==> flow/design.v <==
module sin_gen (
    input logic clk,
    input logic resetb,
    input logic en,
    input logic [7:0] period_sel,
    output logic [8:0] sin_out
);
  logic keep_counting;
  logic sign;
  logic count_down;   
  logic en_adrr_count;   
  logic cycle_done;
  logic [7:0] address;
  logic [7:0] dout;
  logic [7:0] curr_period;
  logic [7:0] period_count;
  logic count_up_end;
  logic count_down_end;
  typedef enum logic [2:0] {
    IDLE = 3'b0,
    Q1   = 3'b001,
    Q2   = 3'b010,
    Q3   = 3'b011,
    Q4   = 3'b100
  } quadrant_type;
  quadrant_type quadrant_cs;
  quadrant_type quadrant_ns;
  always_ff @(posedge clk or negedge resetb) begin
    if (~resetb) quadrant_cs <= IDLE;
    else quadrant_cs <= quadrant_ns;
  end
  assign en_adrr_count  = curr_period == period_count;
  assign count_up_end   = (address == 8'hff) & en_adrr_count;
  assign count_down_end = (address == 8'b0) & en_adrr_count;
  always_comb begin
    case (quadrant_cs)
      IDLE: quadrant_ns = en ? Q1 : IDLE;
      Q1: quadrant_ns = count_up_end ? Q2 : Q1;
      Q2: quadrant_ns = count_down_end ? Q3 : Q2;
      Q3: quadrant_ns = count_up_end ? Q4 : Q3;
      Q4: begin
        if (count_down_end) quadrant_ns = en ? Q1 : IDLE;
        else quadrant_ns = Q4;
      end
      default: quadrant_ns = IDLE;
    endcase
  end
  assign sign = (quadrant_cs == Q3) | (quadrant_cs == Q4);   
  assign count_down = (quadrant_cs == Q2) | (quadrant_cs == Q4);
  assign cycle_done = (quadrant_cs == Q4) & count_down_end;
  always_ff @(posedge clk or negedge resetb) begin
    if (~resetb) curr_period <= 8'b0;
    else if (cycle_done | quadrant_cs == IDLE) curr_period <= period_sel;
  end
  always_ff @(posedge clk or negedge resetb) begin
    if (~resetb) period_count <= 8'b0;
    else if (quadrant_cs == IDLE | en_adrr_count) period_count <= 8'b0;
    else period_count <= period_count + 1'b1;
  end
  assign keep_counting = quadrant_cs == quadrant_ns;
  always_ff @(posedge clk or negedge resetb) begin
    if (~resetb) address <= 8'b0;
    else if (quadrant_cs == IDLE) address <= 8'b0;
    else if (en_adrr_count & keep_counting) begin
      if (count_down) address <= address - 1'b1;
      else address <= address + 1'b1;
    end
  end
  sin_lut lut1 (
      .address(address),
      .dout(dout)
  );
  assign sin_out = sign ? {1'b1, ~dout} + 1'b1 : {1'b0, dout};
endmodule
module sin_lut(
	input logic [7:0]  address,
	output logic [7:0] dout
);
logic [7:0] mem_reg [255:0];
assign dout = mem_reg[address];
assign  mem_reg[0]  = 8'd0; 
assign  mem_reg[1]  = 8'd1; 
assign  mem_reg[2]  = 8'd3; 
assign  mem_reg[3]  = 8'd4; 
assign  mem_reg[4]  = 8'd6; 
assign  mem_reg[5]  = 8'd7; 
assign  mem_reg[6]  = 8'd9; 
assign  mem_reg[7]  = 8'd10; 
assign  mem_reg[8]  = 8'd12; 
assign  mem_reg[9]  = 8'd14; 
assign  mem_reg[10] = 8'd15; 
assign  mem_reg[11] = 8'd17; 
assign  mem_reg[12] = 8'd18; 
assign  mem_reg[13] = 8'd20; 
assign  mem_reg[14] = 8'd21; 
assign  mem_reg[15] = 8'd23; 
assign  mem_reg[16] = 8'd25; 
assign  mem_reg[17] = 8'd26; 
assign  mem_reg[18] = 8'd28; 
assign  mem_reg[19] = 8'd29; 
assign  mem_reg[20] = 8'd31; 
assign  mem_reg[21] = 8'd32; 
assign  mem_reg[22] = 8'd34; 
assign  mem_reg[23] = 8'd36; 
assign  mem_reg[24] = 8'd37; 
assign  mem_reg[25] = 8'd39; 
assign  mem_reg[26] = 8'd40; 
assign  mem_reg[27] = 8'd42; 
assign  mem_reg[28] = 8'd43; 
assign  mem_reg[29] = 8'd45; 
assign  mem_reg[30] = 8'd46; 
assign  mem_reg[31] = 8'd48; 
assign  mem_reg[32] = 8'd49; 
assign  mem_reg[33] = 8'd51; 
assign  mem_reg[34] = 8'd53; 
assign  mem_reg[35] = 8'd54; 
assign  mem_reg[36] = 8'd56; 
assign  mem_reg[37] = 8'd57; 
assign  mem_reg[38] = 8'd59; 
assign  mem_reg[39] = 8'd60; 
assign  mem_reg[40] = 8'd62; 
assign  mem_reg[41] = 8'd63; 
assign  mem_reg[42] = 8'd65; 
assign  mem_reg[43] = 8'd66; 
assign  mem_reg[44] = 8'd68; 
assign  mem_reg[45] = 8'd69; 
assign  mem_reg[46] = 8'd71; 
assign  mem_reg[47] = 8'd72; 
assign  mem_reg[48] = 8'd74; 
assign  mem_reg[49] = 8'd75; 
assign  mem_reg[50] = 8'd77; 
assign  mem_reg[51] = 8'd78; 
assign  mem_reg[52] = 8'd80; 
assign  mem_reg[53] = 8'd81; 
assign  mem_reg[54] = 8'd83; 
assign  mem_reg[55] = 8'd84; 
assign  mem_reg[56] = 8'd86; 
assign  mem_reg[57] = 8'd87; 
assign  mem_reg[58] = 8'd89; 
assign  mem_reg[59] = 8'd90; 
assign  mem_reg[60] = 8'd92; 
assign  mem_reg[61] = 8'd93; 
assign  mem_reg[62] = 8'd95; 
assign  mem_reg[63] = 8'd96; 
assign  mem_reg[64] = 8'd97; 
assign  mem_reg[65] = 8'd99; 
assign  mem_reg[66] = 8'd100; 
assign  mem_reg[67] = 8'd102; 
assign  mem_reg[68] = 8'd103; 
assign  mem_reg[69] = 8'd105; 
assign  mem_reg[70] = 8'd106; 
assign  mem_reg[71] = 8'd108; 
assign  mem_reg[72] = 8'd109; 
assign  mem_reg[73] = 8'd110; 
assign  mem_reg[74] = 8'd112; 
assign  mem_reg[75] = 8'd113; 
assign  mem_reg[76] = 8'd115; 
assign  mem_reg[77] = 8'd116; 
assign  mem_reg[78] = 8'd117; 
assign  mem_reg[79] = 8'd119; 
assign  mem_reg[80] = 8'd120; 
assign  mem_reg[81] = 8'd122; 
assign  mem_reg[82] = 8'd123; 
assign  mem_reg[83] = 8'd124; 
assign  mem_reg[84] = 8'd126; 
assign  mem_reg[85] = 8'd127; 
assign  mem_reg[86] = 8'd128; 
assign  mem_reg[87] = 8'd130; 
assign  mem_reg[88] = 8'd131; 
assign  mem_reg[89] = 8'd132; 
assign  mem_reg[90] = 8'd134; 
assign  mem_reg[91] = 8'd135; 
assign  mem_reg[92] = 8'd136; 
assign  mem_reg[93] = 8'd138; 
assign  mem_reg[94] = 8'd139; 
assign  mem_reg[95] = 8'd140; 
assign  mem_reg[96] = 8'd142; 
assign  mem_reg[97] = 8'd143; 
assign  mem_reg[98] = 8'd144; 
assign  mem_reg[99] = 8'd146; 
assign  mem_reg[100]= 8'd147; 
assign  mem_reg[101]= 8'd148; 
assign  mem_reg[102]= 8'd149; 
assign  mem_reg[103]= 8'd151; 
assign  mem_reg[104]= 8'd152; 
assign  mem_reg[105]= 8'd153; 
assign  mem_reg[106]= 8'd154; 
assign  mem_reg[107]= 8'd156; 
assign  mem_reg[108]= 8'd157; 
assign  mem_reg[109]= 8'd158; 
assign  mem_reg[110]= 8'd159; 
assign  mem_reg[111]= 8'd161; 
assign  mem_reg[112]= 8'd162; 
assign  mem_reg[113]= 8'd163; 
assign  mem_reg[114]= 8'd164; 
assign  mem_reg[115]= 8'd165; 
assign  mem_reg[116]= 8'd167; 
assign  mem_reg[117]= 8'd168; 
assign  mem_reg[118]= 8'd169; 
assign  mem_reg[119]= 8'd170; 
assign  mem_reg[120]= 8'd171; 
assign  mem_reg[121]= 8'd172; 
assign  mem_reg[122]= 8'd174; 
assign  mem_reg[123]= 8'd175; 
assign  mem_reg[124]= 8'd176; 
assign  mem_reg[125]= 8'd177; 
assign  mem_reg[126]= 8'd178; 
assign  mem_reg[127]= 8'd179; 
assign  mem_reg[128]= 8'd180; 
assign  mem_reg[129]= 8'd181; 
assign  mem_reg[130]= 8'd183; 
assign  mem_reg[131]= 8'd184; 
assign  mem_reg[132]= 8'd185; 
assign  mem_reg[133]= 8'd186; 
assign  mem_reg[134]= 8'd187; 
assign  mem_reg[135]= 8'd188; 
assign  mem_reg[136]= 8'd189; 
assign  mem_reg[137]= 8'd190; 
assign  mem_reg[138]= 8'd191; 
assign  mem_reg[139]= 8'd192; 
assign  mem_reg[140]= 8'd193; 
assign  mem_reg[141]= 8'd194; 
assign  mem_reg[142]= 8'd195; 
assign  mem_reg[143]= 8'd196; 
assign  mem_reg[144]= 8'd197; 
assign  mem_reg[145]= 8'd198; 
assign  mem_reg[146]= 8'd199; 
assign  mem_reg[147]= 8'd200; 
assign  mem_reg[148]= 8'd201; 
assign  mem_reg[149]= 8'd202; 
assign  mem_reg[150]= 8'd203; 
assign  mem_reg[151]= 8'd204; 
assign  mem_reg[152]= 8'd205; 
assign  mem_reg[153]= 8'd206; 
assign  mem_reg[154]= 8'd207; 
assign  mem_reg[155]= 8'd208; 
assign  mem_reg[156]= 8'd209; 
assign  mem_reg[157]= 8'd209; 
assign  mem_reg[158]= 8'd210; 
assign  mem_reg[159]= 8'd211; 
assign  mem_reg[160]= 8'd212; 
assign  mem_reg[161]= 8'd213; 
assign  mem_reg[162]= 8'd214; 
assign  mem_reg[163]= 8'd215; 
assign  mem_reg[164]= 8'd215; 
assign  mem_reg[165]= 8'd216; 
assign  mem_reg[166]= 8'd217; 
assign  mem_reg[167]= 8'd218; 
assign  mem_reg[168]= 8'd219; 
assign  mem_reg[169]= 8'd220; 
assign  mem_reg[170]= 8'd220; 
assign  mem_reg[171]= 8'd221; 
assign  mem_reg[172]= 8'd222; 
assign  mem_reg[173]= 8'd223; 
assign  mem_reg[174]= 8'd223; 
assign  mem_reg[175]= 8'd224; 
assign  mem_reg[176]= 8'd225; 
assign  mem_reg[177]= 8'd226; 
assign  mem_reg[178]= 8'd226; 
assign  mem_reg[179]= 8'd227; 
assign  mem_reg[180]= 8'd228; 
assign  mem_reg[181]= 8'd228; 
assign  mem_reg[182]= 8'd229; 
assign  mem_reg[183]= 8'd230; 
assign  mem_reg[184]= 8'd230; 
assign  mem_reg[185]= 8'd231; 
assign  mem_reg[186]= 8'd232; 
assign  mem_reg[187]= 8'd232; 
assign  mem_reg[188]= 8'd233; 
assign  mem_reg[189]= 8'd234; 
assign  mem_reg[190]= 8'd234; 
assign  mem_reg[191]= 8'd235; 
assign  mem_reg[192]= 8'd236; 
assign  mem_reg[193]= 8'd236; 
assign  mem_reg[194]= 8'd237; 
assign  mem_reg[195]= 8'd237; 
assign  mem_reg[196]= 8'd238; 
assign  mem_reg[197]= 8'd238; 
assign  mem_reg[198]= 8'd239; 
assign  mem_reg[199]= 8'd239; 
assign  mem_reg[200]= 8'd240; 
assign  mem_reg[201]= 8'd241; 
assign  mem_reg[202]= 8'd241; 
assign  mem_reg[203]= 8'd242; 
assign  mem_reg[204]= 8'd242; 
assign  mem_reg[205]= 8'd243; 
assign  mem_reg[206]= 8'd243; 
assign  mem_reg[207]= 8'd243; 
assign  mem_reg[208]= 8'd244; 
assign  mem_reg[209]= 8'd244; 
assign  mem_reg[210]= 8'd245; 
assign  mem_reg[211]= 8'd245; 
assign  mem_reg[212]= 8'd246; 
assign  mem_reg[213]= 8'd246; 
assign  mem_reg[214]= 8'd246; 
assign  mem_reg[215]= 8'd247; 
assign  mem_reg[216]= 8'd247; 
assign  mem_reg[217]= 8'd248; 
assign  mem_reg[218]= 8'd248; 
assign  mem_reg[219]= 8'd248; 
assign  mem_reg[220]= 8'd249; 
assign  mem_reg[221]= 8'd249; 
assign  mem_reg[222]= 8'd249; 
assign  mem_reg[223]= 8'd250; 
assign  mem_reg[224]= 8'd250; 
assign  mem_reg[225]= 8'd250; 
assign  mem_reg[226]= 8'd250; 
assign  mem_reg[227]= 8'd251; 
assign  mem_reg[228]= 8'd251; 
assign  mem_reg[229]= 8'd251; 
assign  mem_reg[230]= 8'd251; 
assign  mem_reg[231]= 8'd252; 
assign  mem_reg[232]= 8'd252; 
assign  mem_reg[233]= 8'd252; 
assign  mem_reg[234]= 8'd252; 
assign  mem_reg[235]= 8'd253; 
assign  mem_reg[236]= 8'd253; 
assign  mem_reg[237]= 8'd253; 
assign  mem_reg[238]= 8'd253; 
assign  mem_reg[239]= 8'd253; 
assign  mem_reg[240]= 8'd253; 
assign  mem_reg[241]= 8'd254; 
assign  mem_reg[242]= 8'd254; 
assign  mem_reg[243]= 8'd254; 
assign  mem_reg[244]= 8'd254; 
assign  mem_reg[245]= 8'd254; 
assign  mem_reg[246]= 8'd254; 
assign  mem_reg[247]= 8'd254; 
assign  mem_reg[248]= 8'd254; 
assign  mem_reg[249]= 8'd254; 
assign  mem_reg[250]= 8'd254; 
assign  mem_reg[251]= 8'd254; 
assign  mem_reg[252]= 8'd254; 
assign  mem_reg[253]= 8'd254; 
assign  mem_reg[254]= 8'd254; 
assign  mem_reg[255]= 8'd255;
endmodule 
---- Reports on sin_gen ----
Tool output for the design above, in the order of the flow.
Lines are those of the file above, counted from 1.
Operators carry their Yosys type and port widths (W data, S select, Z words).
Library cell names are shortened.
A cell with -- has no value.
inputs
  top module .............................. sin_gen
  clock input ............................. clk
  library ................................. sky130hd
  corner .................................. tt_025C_1v80

---- Word level ----
Counts by Yosys on the flattened word-level netlist (proc, flatten, opt, wreduce). Print and check cells are left out. Cells with the same type and inputs are merged into one.
operators by class
  $add $sub $neg .......................... 4
  multipliers ............................. 0
  div/mod/pow operators ................... 0
  magnitude comparators ................... 0
  equality and inequality tests ........... 261
  shifts and indexed selects .............. 0
  multiplexer cells ....................... 12
  bitwise gates (word level) .............. 9
  reductions and logical operators ........ 30
operators by type and width
  cell                   count
  $pmux W8 S203          1
  $eq A8 B8 Y1 const B   128
  $eq A8 B7 Y1 const B   64
  $eq A8 B6 Y1 const B   32
  $eq A8 B5 Y1 const B   16
  $eq A8 B4 Y1 const B   8
  $reduce_or A2 Y1       18
  $eq A8 B3 Y1 const B   4
  $mux W8                4
  $add A8 B1 Y8 const B  2
  $eq A8 B2 Y1 const B   2
  $pmux W3 S5            1
  $reduce_or A14 Y1      1
  $reduce_or A3 Y1       4
  $reduce_or A4 Y1       3
  $add A9 B1 Y9 const B  1
  $mux W9                1
  $sub A8 B1 Y8 const B  1
  $eq A8 B1 Y1 const B   1
  $eq A8 B8 Y1           1
  $not A8 Y8             1
  $logic_not A8 Y1       1
  $eq A3 B2 Y1 const B   2
  $reduce_or A6 Y1       1
  $mux W3                2
  $and A1 B1 Y1          4
  $or A1 B1 Y1           4
  $eq A3 B1 Y1 const B   1
Not listed: further kinds 6, cells in them 7.
storage and ports
  register bits ........................... 27
  latch bits .............................. 0
  RAM bits ................................ 0
  ROM bits ................................ 0
  clocked read ports x word width ......... 0
  memories kept ........................... 0
  bits of input ports ..................... 11
  output and inout port bits .............. 9
  elaborated cells ........................ 320

---- Longest topological paths ----
Yosys ltp: most cells in a row. Word level: on the elaborated netlist, between registers, memories and ports. Mapped: between sequential cells and ports; inverters and the memories' decode and read muxes count.
depth
  depth after elaboration ................. 8
  ABC_AREA ................................ 0
  gate-level depth with buffers ........... 16
  depth with buffers taken out ............ 14

---- Netlist ----
Yosys stat after the flow's synthesis: flattened, memories mapped to cells. It holds for the ABC_AREA given above (unset counts as 0); a run with the other value may have another netlist.
synthesis totals
  mapped cells ............................ 586
  chip area (Yosys) ....................... 4,080.2 µm²
  sequential area ......................... 675.6 µm²
  flip-flops .............................. 27
  buffer cells ............................ 50
cell types
  cell       count  area in all (µm²)
  dfrtp_1    27     675.648
  o21ai_0    42     210.202
  a21oi_1    41     205.197
  nor2_1     53     198.941
  nand2_1    48     180.173
  xor2_1     19     166.41
  nand3_1    29     145.139
  buf_2      22     110.106
  ha_1       8      100.096
  xnor2_1    11     96.342
  nor3_1     19     95.091
  a31oi_1    15     93.84
  nor2b_1    15     93.84
  mux2_2     8      90.086
  o22ai_1    12     75.072
  o2111ai_1  8      70.067
  nor4_1     11     68.816
  inv_1      17     63.811
Not listed: further types 58, cells in them 181.
The figures by module come from a second, unflattened synthesis with its own total; it is not the netlist above.
unflattened totals
  cells (unflattened synthesis) ........... 688
  area total of the unflattened synthesis .. 4,943.5 µm²
Each row is one instance without its submodules.
modules
  module   times used  cells  area (µm²)  sequential area (µm²)
  sin_lut  1           491    3,019.1     0.0
  sin_gen  1           197    1,924.3     675.6

---- Timing after synthesis ----
Source: OpenSTA report_checks on the synthesized netlist (no wires, ideal clock, input and output delay 20% of the period each), path of least setup slack; recovery checks are left aside. Register names are those of the netlist, which keeps one name where synthesis merged equal registers.
timing path post-synthesis
  kind .................................... reg-to-output
  start point ............................. register address[0]
  end point ............................... output sin_out[7]
  period .................................. 9,400 ps
  output delay ............................ 1,880 ps
  time at the first pin ................... 0 ps
  arrival time ............................ 3,496 ps
  required time ........................... 7,520 ps
  path slack .............................. 4,024 ps
  delay of the path ....................... 3,496 ps
  stages .................................. 13
  path buffers ............................ 1
  synthesis period reached ................ 5,376 ps
"delay of the path" is the arrival time less input delay plus setup time.
A path that ends at an output port has no setup time.
"stages" counts driving pins, that of a launching flip-flop among them; a cell with two outputs on the path counts twice.
"synthesis period reached" = period - worst setup slack (recovery checks aside). The figure is calculated, with input and output delays left at 20% of the set period.
The rows between start and end are the longest chain of elaborated cells between them; the timing report does not say that the signal goes this way. Where chains are equally long, one stands for them.
A line is the first line of the expression or statement that the cell stems from. Yosys adds cells for indexed reads and writes and turns some case tables into memories.
A register here has more assigning lines than the two given.
on the way, post-synthesis
  cells stage by stage .................... dfrtp_1 > inv_1 > ha_1 > buf_6 > or3_1 > a21oi_1 > nor2_1 > a2111o_1 > or4_1 > or4_1 > or3_4 > o41ai_2 > xor2_1
  cells in the longest elaborated chain ... 6
  elaborated cells between the ends (all ways) .. 287
  those cells by class .................... add/sub (1); eq/ne (255); mux (2); logic (1); reduce/logical (28)
RTL lines, path post-synthesis
  item                line  text
  start: declaration  13    logic [7:0] address;
  start: assignment   65    if (count_down) address <= address - 1'b1;
  start: assignment   66    else address <= address + 1'b1;
  $eq A8 B8 Y1        80    assign dout = mem_reg[address];
  $reduce_or A14 Y1   --
  $pmux W8 S203       80
  $not A8 Y8          73    assign sin_out = sign ? {1'b1, ~dout} + 1'b1 : {1'b0, dout};
  $add A9 B1 Y9       73
  $mux W9             73
  end: declaration    6     output logic [8:0] sin_out

---- Timing after layout ----
Path of least setup slack in the final report of flow run 1 (OpenROAD, finished layout, wires in). Where an end is a register, its clock arrival counts in the times.
The report prints the path's times to 10 ps; the period is as set.
timing path post-layout
  kind .................................... reg-to-output
  start point ............................. register address[0]
  end point ............................... output sin_out[7]
  period .................................. 3,090 ps
  output delay ............................ 620 ps
  time at the first pin ................... 250 ps
  arrival time ............................ 4,080 ps
  required time ........................... 2,470 ps
  path slack .............................. -1,610 ps
  stages .................................. 14
  path buffers ............................ 2
The rows between start and end are the longest chain of elaborated cells between them; the timing report does not say that the signal goes this way. Where chains are equally long, one stands for them.
A register here has more assigning lines than the two given.
on the way, post-layout
  cells stage by stage .................... dfrtp_2 > clkinv_4 > ha_4 > buf_8 > or3_4 > a21oi_2 > nor2_1 > a2111o_1 > or4_4 > or4_4 > or3_4 > o41ai_4 > xor2_1 > buf_2
  cells in the longest elaborated chain ... 6
  elaborated cells between the ends (all ways) .. 287
  those cells by class .................... add/sub (1); eq/ne (255); mux (2); logic (1); reduce/logical (28)
RTL lines, path post-layout
  item                line  text
  start: declaration  13    logic [7:0] address;
  start: assignment   65    if (count_down) address <= address - 1'b1;
  start: assignment   66    else address <= address + 1'b1;
  $eq A8 B8 Y1        80    assign dout = mem_reg[address];
  $reduce_or A14 Y1   --
  $pmux W8 S203       80
  $not A8 Y8          73    assign sin_out = sign ? {1'b1, ~dout} + 1'b1 : {1'b0, dout};
  $add A9 B1 Y9       73
  $mux W9             73
  end: declaration    6     output logic [8:0] sin_out

Memo
Re: implementation data of sin_gen

Record of 2 stored runs of the RTL-to-layout flow on sin_gen, platform sky130hd. The runs are unordered. Constraints: input delay and output delay 20% of the set period each, output load 0.01 pF.
"worst setup path time" = time allowed to the worst setup path (clock period - input delay - output delay, where it has them) - its slack; a late launch clock adds to it, a late capture clock takes from it.
"overall power": no workload was simulated; the value follows from the tool's default switching activity.
"worst setup path time" is given in steps of 10 ps.

======== flow run 1 ========
==> flow/run.sh <==
#!/bin/bash
# the make line also repeats the synthesis and layout settings of config.mk as NAME=value (left out here)
make -C /OpenROAD-flow-scripts/flow DESIGN_CONFIG=/design/flow/config.mk WORK_HOME=/design/flow/orfs CLKGATE_MAP_FILE= finish
==> flow/config.mk <==
export PLATFORM = sky130hd
export DESIGN_NAME = sin_gen
export DESIGN_NICKNAME = sin_gen
export VERILOG_FILES = /design/flow/design.v
export SDC_FILE = /design/flow/constraint.sdc
export NUM_CORES = 4
export LEC_CHECK = 0
export CAP_MARGIN = 20
export CELL_PAD_IN_SITES_DETAIL_PLACEMENT = 0
export CELL_PAD_IN_SITES_GLOBAL_PLACEMENT = 1
export CORE_MARGIN = 4
export CORE_UTILIZATION = 20
export CTS_CLUSTER_DIAMETER = 97
export CTS_CLUSTER_SIZE = 25
export GPL_TIMING_DRIVEN = 0
export MAX_ROUTING_LAYER = met4
export PLACE_DENSITY = 0.83
export SLEW_MARGIN = 40
==> flow/constraint.sdc <==
create_clock -name core_clock -period 3.09 [get_ports {clk}]
set_input_delay 0.6180 -clock core_clock [delete_from_list [all_inputs] [get_ports {clk}]]
set_output_delay 0.6180 -clock core_clock [all_outputs]
set_load 0.01 [all_outputs]

-------- measured, flow run 1 --------
  cell area after synthesis ............... 4,080.2 µm²
  worst setup path time ................... 4,080 ps
  worst setup path kind ................... reg-to-output
  full die area ........................... 22,749.7 µm²
  setup slack of the worst path ........... -1,608 ps
  final setup TNS ......................... -11,995 ps
  std-cell area (final layout) ............ 5,258.8 µm²
  overall power ........................... 2.955 mW

======== flow run 2 ========
==> flow/run.sh <==
#!/bin/bash
# the make line also repeats the synthesis and layout settings of config.mk as NAME=value (left out here)
make -C /OpenROAD-flow-scripts/flow DESIGN_CONFIG=/design/flow/config.mk WORK_HOME=/design/flow/orfs CLKGATE_MAP_FILE= finish
==> flow/config.mk <==
export PLATFORM = sky130hd
export DESIGN_NAME = sin_gen
export DESIGN_NICKNAME = sin_gen
export VERILOG_FILES = /design/flow/design.v
export SDC_FILE = /design/flow/constraint.sdc
export NUM_CORES = 4
export LEC_CHECK = 0
export CAP_MARGIN = 20
export CORE_MARGIN = 2
export CORE_UTILIZATION = 40
export SLEW_MARGIN = 20
==> flow/constraint.sdc <==
create_clock -name core_clock -period 4.69 [get_ports {clk}]
set_input_delay 0.9380 -clock core_clock [delete_from_list [all_inputs] [get_ports {clk}]]
set_output_delay 0.9380 -clock core_clock [all_outputs]
set_load 0.01 [all_outputs]

-------- measured, flow run 2 --------
  worst setup path time ................... 3,900 ps
  worst setup path kind ................... reg-to-output
  overall power ........................... 2.176 mW
  std-cell area (final layout) ............ 6,150.9 µm²
  final setup TNS ......................... -648 ps
  setup slack of the worst path ........... -146 ps
  full die area ........................... 11,024.0 µm²
  cell area after synthesis ............... 4,080.2 µm²
